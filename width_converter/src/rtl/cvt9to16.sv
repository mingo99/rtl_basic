==> flow/design.v <==
module cvt9to16 (
    input             clk,
    rstn,
    input      [ 8:0] data_in,
    input             data_in_valid,
    input             data_in_sop,
    input             data_in_eop,
    input      [ 3:0] data_in_valid_bits,
    output reg [15:0] data_out,
    output reg        data_out_valid,
    output reg [ 4:0] data_out_valid_bits
);
    reg [4:0] bit_cnt;
    always @(posedge clk or negedge rstn) begin
        if (~rstn) begin
            bit_cnt <= 'b0;
        end else begin
            casex ({
                data_in_eop, data_in_valid, data_out_valid
            })
                3'b110:  bit_cnt <= 'b0;
                3'b010:  bit_cnt <= bit_cnt + data_in_valid_bits;
                3'bx01:  bit_cnt <= bit_cnt - data_out_valid_bits;
                3'b011:  bit_cnt <= bit_cnt - (data_out_valid_bits - data_in_valid_bits);
                default: bit_cnt <= bit_cnt;
            endcase
        end
    end
    reg [31:0] valid_data;
    always @(posedge clk or negedge rstn) begin
        if (~rstn) begin
            valid_data <= 'b0;
        end else if (data_in_valid) begin
            valid_data <= |data_in_valid_bits ? {data_in[8 : (9-data_in_valid_bits)], valid_data[31:data_in_valid_bits]} : valid_data;
        end
    end
    reg data_in_eop_reg;
    always @(posedge clk or negedge rstn) begin
        if (~rstn) begin
            data_in_eop_reg <= 1'b0;
        end else begin
            data_in_eop_reg <= data_in_eop_reg;
        end
    end
    always @(posedge clk or negedge rstn) begin
        if (~rstn) begin
            data_out_valid      <= 'b0;
            data_out_valid_bits <= 'b0;
        end else begin
            data_out_valid      <= bit_cnt[4] | (data_in_eop_reg & (|bit_cnt));
            data_out_valid_bits <= bit_cnt[4] ? 16 : bit_cnt;
        end
    end
    always @(posedge clk or negedge rstn) begin
        if (~rstn) begin
            data_out <= 'b0;
        end else if (bit_cnt[4]) begin
            data_out <= valid_data[(32-bit_cnt)+:16];
        end else begin
            data_out <= |bit_cnt ? valid_data[32 : (33-bit_cnt)] : 'b0;
        end
    end
endmodule
Step by step through the tools: cvt9to16
The steps from the RTL of cvt9to16 to its reports follow in flow order.
Line numbers count from 1 in the design file above.
Operators: Yosys type, input widths -> output width; for muxes data width and select width s.
Not given: --
- top: cvt9to16
- clock input: clk
- library: sky130hd
- corner: tt_025C_1v80

Word level
Counts by Yosys on the flattened word-level netlist (proc, flatten, opt, wreduce; memories kept). Register bits leave out memories and registers merged into their read ports (data or address). Print and check cells are left out. Cells with the same type and inputs are merged into one.
- bits in registers: 59
- output and inout port bits: 22
- noted cells after elaboration: 26
- input bits: 18
- muxes and demuxes at 4
- shifts and indexed selects: 3
- $add $sub $neg: 6
- eq/ne operators: 4
- noted reduce/logical cells: 4
- operators by type and width (cell ; number):
    $shiftx 32x4->32 ; 1
    $shiftx 32x7->16 ; 1
    $shiftx 32x7->2 ; 1
    $pmux 5 s4 ; 1
    $mux 16 ; 1
    $sub 6x5->7 const A ; 2
    $sub 5x5->5 ; 2
    $eq 3x2->1 const B ; 2
    $add 5x4->5 ; 1
    $sub 5x4->5 ; 1
    $reduce_or 5->1 ; 1
    $mux 5 ; 1
    $reduce_bool 4->1 ; 1
    $reduce_or 4->1 ; 1
    $eq 3x3->1 const B ; 1
    $eq 2x1->1 const B ; 1
    $reduce_and 2->1 ; 1
    $mux 2 ; 1

Depth
Longest topological path by Yosys (ltp), each cell counted once; first at word level (registers and memories cut), then after technology mapping (sequential cells cut; the memories' decode and read muxes count).
- noted depth after elaboration: 4
- ABC_AREA at 0
- noted depth in mapped cells: 13
- noted gate-level depth less buffers: 11

Mapped cells and area
Source: synth_stat.txt of the flow (Yosys; design flattened, memories mapped). It holds for the ABC_AREA given above (unset counts as 0); a run with the other value may have another netlist.
The area totals of this step are shown rounded.
- standard cells after synthesis: 628
- mapped flip-flops at 58
- synthesis area: 5988 sq um
- buffer cells at 70
- area of sequential cells at 1451 sq um
- cell types (cell type ; number ; area in all (sq um)):
    sky130_fd_sc_hd__dfrtp_1 ; 58 ; 1.45E+03
    sky130_fd_sc_hd__mux4_2 ; 63 ; 1.42E+03
    sky130_fd_sc_hd__mux2i_1 ; 42 ; 420.403
    sky130_fd_sc_hd__nand2_1 ; 88 ; 330.317
    sky130_fd_sc_hd__mux2_2 ; 25 ; 281.52
    sky130_fd_sc_hd__a21oi_1 ; 49 ; 245.235
    sky130_fd_sc_hd__o21ai_0 ; 38 ; 190.182
    sky130_fd_sc_hd__ha_1 ; 13 ; 162.656
    sky130_fd_sc_hd__clkbuf_1 ; 40 ; 150.144
    sky130_fd_sc_hd__nor2_1 ; 34 ; 127.622
    sky130_fd_sc_hd__fa_1 ; 5 ; 100.096
    sky130_fd_sc_hd__nor3_1 ; 15 ; 75.072
    sky130_fd_sc_hd__xnor2_1 ; 8 ; 70.067
    sky130_fd_sc_hd__a31oi_1 ; 11 ; 68.816
    sky130_fd_sc_hd__inv_1 ; 17 ; 63.811
    sky130_fd_sc_hd__o22ai_1 ; 10 ; 62.56
    sky130_fd_sc_hd__a211oi_1 ; 8 ; 60.058
    sky130_fd_sc_hd__buf_4 ; 8 ; 60.058
Other cell types: 37; their cells: 96.

Path before layout
Source: OpenSTA report_checks on the synthesized netlist (no wires, ideal clock, input and output delay 20% of the period each), path of least setup slack; recovery checks are left aside. Register names are those of the netlist, which keeps one name where synthesis merged equal registers.
- kind: input -> register
- start point: input port data_in_valid_bits[1]
- end point: register bit_cnt[3]
- path buffers: 2
- external input delay: 0.818 ns
- stages on the path: 12
- arrival time: 3.409 ns
- path delay: 2.729 ns
- launch time at the first pin at 0.818 ns
- noted period: 4.09 ns
- slack: 0.542 ns
- period reached after synthesis: 3.548 ns
"path delay" is the arrival time less input delay plus setup time.
"stages on the path": output pins that drive a net of the path, with the launching flip-flop's if there is one; two outputs of one cell count as two.
"period reached after synthesis" is the clock period less the worst setup slack; recovery checks do not enter. This is arithmetic on one report: input and output delays are still those of the set period (20% each).
Between the ends stands the longest chain of elaborated cells between them, by number of cells; it is not shown to be the way that was timed. Of several equally long chains one is given.
Each line given opens the expression or statement behind the cell; cells for indexed reads and writes are added by Yosys, which also makes memories of some case tables.
At most two assigning lines are given for a register; there are more.
- path through: sky130_fd_sc_hd__buf_2 > sky130_fd_sc_hd__clkbuf_1 > sky130_fd_sc_hd__inv_1 > sky130_fd_sc_hd__ha_1 > sky130_fd_sc_hd__mux2_2 > sky130_fd_sc_hd__inv_1 > sky130_fd_sc_hd__ha_1 > sky130_fd_sc_hd__nor2b_1 > sky130_fd_sc_hd__o21a_1 > sky130_fd_sc_hd__or3_1 > sky130_fd_sc_hd__and3b_1 > sky130_fd_sc_hd__mux4_2
- length of the longest elaborated chain at 3
- ends and longest elaborated chain, after synthesis (what ; RTL line ; text):
    start, declared ; 8 ; input      [ 3:0] data_in_valid_bits,
    $sub 5x4->5 ; 24 ; 3'b011:  bit_cnt <= bit_cnt - (data_out_valid_bits - data_in_valid_bits);
    $sub 5x5->5 ; 24 ;
    $pmux 5 s4 ; 18 ; casex ({
    end, assigned ; 22 ; 3'b010:  bit_cnt <= bit_cnt + data_in_valid_bits;
    end, assigned ; 23 ; 3'bx01:  bit_cnt <= bit_cnt - data_out_valid_bits;
    end, declared ; 13 ; reg [4:0] bit_cnt;

Timing after layout
Path of least setup slack in the final report of run A (OpenROAD, finished layout, wires in). Where an end is a register, its clock arrival counts in the times.
- kind: input -> register
- start point: input port data_in_valid_bits[1]
- end point: register bit_cnt[3]
- path buffers: 1
- launch time at the first pin at 0.72 ns
- slack: 0.38 ns
- stages on the path: 11
- external input delay: 0.72 ns
- noted period: 3.61 ns
- arrival time: 3.47 ns
Between the ends stands the longest chain of elaborated cells between them, by number of cells; it is not shown to be the way that was timed. Of several equally long chains one is given.
At most two assigning lines are given for a register; there are more.
- path through: sky130_fd_sc_hd__clkdlybuf4s50_1 > sky130_fd_sc_hd__inv_1 > sky130_fd_sc_hd__ha_1 > sky130_fd_sc_hd__mux2_2 > sky130_fd_sc_hd__inv_1 > sky130_fd_sc_hd__ha_1 > sky130_fd_sc_hd__nor2b_1 > sky130_fd_sc_hd__o21a_1 > sky130_fd_sc_hd__or3_1 > sky130_fd_sc_hd__and3b_1 > sky130_fd_sc_hd__mux4_2
- length of the longest elaborated chain at 3
- ends and longest elaborated chain, post-layout (what ; RTL line ; text):
    start, declared ; 8 ; input      [ 3:0] data_in_valid_bits,
    $sub 5x4->5 ; 24 ; 3'b011:  bit_cnt <= bit_cnt - (data_out_valid_bits - data_in_valid_bits);
    $sub 5x5->5 ; 24 ;
    $pmux 5 s4 ; 18 ; casex ({
    end, assigned ; 22 ; 3'b010:  bit_cnt <= bit_cnt + data_in_valid_bits;
    end, assigned ; 23 ; 3'bx01:  bit_cnt <= bit_cnt - data_out_valid_bits;
    end, declared ; 13 ; reg [4:0] bit_cnt;

Subject: flow runs of cvt9to16

Hi,

Module cvt9to16, platform sky130hd: 2 stored runs of the flow (Yosys, OpenROAD) with differing settings, in no particular order. Input and output delays are each 20% of the period that was set; the output load is 0.01 pF.
"worst setup path time" = time allowed to the worst setup path (clock period - input delay - output delay, where it has them) - its slack; a late launch clock adds to it, a late capture clock takes from it.
"power" rests on the timing tool's default activity at the inputs, not on a simulated workload.
The results are shown rounded.

Run A
Settings were period_ns = 3.61; CORE_UTILIZATION = 64; CAP_MARGIN = 20; CORE_MARGIN = 2; SLEW_MARGIN = 20
- final setup TNS: 0.000 ns
- utilization after routing at 0.707
- power: 0.004808 W
- noted the netlist area reported by Yosys: 5988 sq um
- worst setup path time at 2.51 ns
- worst setup path type: input -> register
- setup slack of the worst path: 0.379 ns
- noted the area inside the die boundary: 10150 sq um
- noted the standard-cell area of the final layout: 6475 sq um

Run B
Settings were period_ns = 2.96; CORE_UTILIZATION = 34; PLACE_DENSITY_LB_ADDON = 0.2; CORE_ASPECT_RATIO = 0.76; CORE_MARGIN = 6; CELL_PAD_IN_SITES_DETAIL_PLACEMENT = 2; ABC_AREA = 0; CTS_CLUSTER_SIZE = 83; CTS_CLUSTER_DIAMETER = 172; MAX_ROUTING_LAYER = met4; CAP_MARGIN = 20; SLEW_MARGIN = 20
- final setup TNS: 0.000 ns
- utilization after routing at 0.414
- power: 0.007004 W
- noted the netlist area reported by Yosys: 5988 sq um
- worst setup path time at 2.88 ns
- worst setup path type: register -> register
- setup slack of the worst path: 0.080 ns
- noted the area inside the die boundary: 20970 sq um
- noted the standard-cell area of the final layout: 6990 sq um

Regards
